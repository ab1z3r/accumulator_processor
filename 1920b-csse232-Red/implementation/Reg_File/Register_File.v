==> flow/design.v <==
`timescale 1ns / 1ps
module Register(
    input CLK,
    input [15:0] A,
	 input regWrite,
    output reg[15:0] out
    );
	 initial begin
	 out <=0;
	 end;
always @ (negedge (CLK))begin
if(regWrite ==1)
	out<=A;
end
endmodule
`timescale 1ns / 1ps
module Register_File(
	 input CLK,
    input [2:0] regDest,
    input [15:0] DataWrite,
    input regWrite,
    output [15:0] wr,
    output [15:0] ma,
    output [15:0] ar,
    output [15:0] na,
    output [15:0] rv,
    output [15:0] sp,
    output [15:0] ra,
    output [15:0] tp
    );
	 reg [15:0] wrIn;
	 reg [15:0] maIn;
	 reg [15:0] arIn;
	 reg [15:0] naIn;
	 reg [15:0] rvIn;
	 reg [15:0] spIn;
	 reg [15:0] raIn;
	 reg [15:0] tpIn;
	Register wrReg(
	.CLK(CLK),
	.A(wrIn),
	.out(wr),
	.regWrite(regWrite)
	);
	Register maReg(
	.CLK(CLK),
	.A(maIn),
	.out(ma),
	.regWrite(regWrite)
	);
	Register arReg(
	.CLK(CLK),
	.A(arIn),
	.out(ar),
	.regWrite(regWrite)
	);
	Register naReg(
	.CLK(CLK),
	.A(naIn),
	.out(na),
	.regWrite(regWrite)
	);
	Register rvReg(
	.CLK(CLK),
	.A(rvIn),
	.out(rv),
	.regWrite(regWrite)
	);
	spRegister spReg(
	.CLK(CLK),
	.A(spIn),
	.out(sp),
	.regWrite(regWrite)
	);
	Register raReg(
	.CLK(CLK),
	.A(raIn),
	.out(ra),
	.regWrite(regWrite)
	);
	Register tpReg(
	.CLK(CLK),
	.A(tpIn),
	.out(tp),
	.regWrite(regWrite)
	);
always @ (*) begin
if(regWrite==1 && regDest == 0) 
wrIn <= DataWrite;
else
wrIn <= wr;
if(regWrite==1 && regDest == 1)
maIn <= DataWrite;
else
maIn <=ma;
if(regWrite==1 && regDest == 2)
arIn <= DataWrite;
else 
arIn<=ar;
if(regWrite==1 && regDest == 3)
naIn <= DataWrite;
else
naIn <=na;
if(regWrite==1 && regDest == 4)
rvIn <= DataWrite;
else
rvIn <=rv;
if(regWrite==1 && regDest == 5)
spIn <= DataWrite;
else
spIn <=sp;
if(regWrite==1 && regDest == 6)
raIn <= DataWrite;
else
raIn <=ra;
if(regWrite==1 && regDest == 7)
tpIn <= DataWrite;
else
tpIn <=tp;
end
endmodule
`timescale 1ns / 1ps
module spRegister(
    input CLK,
    input [15:0] A,
    input regWrite,
    output reg[15:0] out
    );
initial begin
	 out <=8191;
	 end;
always @ (negedge (CLK))begin
if(regWrite ==1)
	out<=A;
end
endmodule
From RTL to reports: Register_File
The steps from the RTL of Register_File to its reports follow in flow order.
Lines are those of the file above, counted from 1.
Operators carry their Yosys type and port widths (W data, S select, Z words).
Library cell names are shortened.
Not given: -

set-up
  design top = Register_File
  clock = CLK
  cell library = sky130hd
  library corner = tt_025C_1v80

After elaboration
Yosys after proc, flatten, opt, wreduce and memory -nomap, before mapping. Enables and synchronous resets that opt folds into registers are not counted as muxes. Memory bits, and registers merged into a memory's read port (data or address), are not among the register bits. Print and check cells are not counted. Equal cells are merged and count once.

word-level totals
  register bits = 128
  output and inout port bits = 128
  word-level cells = 32

operators by class
  equal/unequal tests = 7
  reductions and logical operators = 17

operators with widths
  kind                  count
  $reduce_and A2 Y1     8
  $eq A3 B3 Y1 const B  4
  $logic_and A1 B1 Y1   8
  $eq A3 B2 Y1 const B  2
  $eq A3 B1 Y1 const B  1
  $logic_not A3 Y1      1

Logic depth
Depth = most cells in a row (Yosys ltp): at word level without a register or memory, in the mapped netlist without a sequential cell, where the memories' decode and read muxes count.

logic depth
  depth in word-level cells = 3
  ABC_AREA = 0
  gate-level depth with buffers = 1
  gate-level depth less buffers = 1

Mapped cells and area
Yosys stat after the flow's synthesis: flattened, memories mapped to cells. It holds for the ABC_AREA given above (unset counts as 0); a run with the other value may have another netlist.
The area totals of this step are shown rounded.

mapped netlist
  mapped cells = 137
  cell area after synthesis = 3940 sq um
  flip-flop cells = 128
  buffers = 0

cell types
  cell type  count  area in all (sq um)
  edfxtp_1   128    3.84E+03
  and4bb_2   3      37.536
  and4b_2    3      33.782
  nor4b_2    1      15.014
  and4_2     1      10.01
  inv_1      1      3.754

By module: a second synthesis without flattening, with its own total; a netlist apart from the flattened one above.

unflattened totals
  cell total of the unflattened synthesis = 287
  area total of the unflattened synthesis = 5590 sq um

Each row is one instance without its submodules.

modules
  module         instances  cells  area (sq um)  seq. area (sq um)
  Register       7          17     484           480
  Register_File  1          151    1710          0.0
  spRegister     1          17     484           480

Subject: flow runs of Register_File

Hi,

Design Register_File on sky130hd. What follows are 2 stored runs of the flow, each under its own settings; their order means nothing. The constraints put input and output delay at 20% of the set period each and load the outputs with 0.01 pF.
The measured numbers are rounded.
Among the settings, - means not set for that run.

name                                       run 1  run 2
period_ns                                  8.53   8.79
CAP_MARGIN                                 20     20
CORE_MARGIN                                2      6
CORE_UTILIZATION                           40     53
SLEW_MARGIN                                20     20
SETUP_SLACK_MARGIN                         -      0.53
CORE_ASPECT_RATIO                          -      1.31
TNS_END_PERCENT                            -      80
ABC_AREA                                   -      0
GPL_ROUTABILITY_DRIVEN                     -      1
worst hold slack in the final report (ns)  6.20   6.35
cell area after synthesis (sq um)          3940   3940
area inside the die boundary (sq um)       10700  9670
standard-cell area after routing (sq um)   6650   6650
lowest setup slack (ns)                    1.15   1.18

Regards
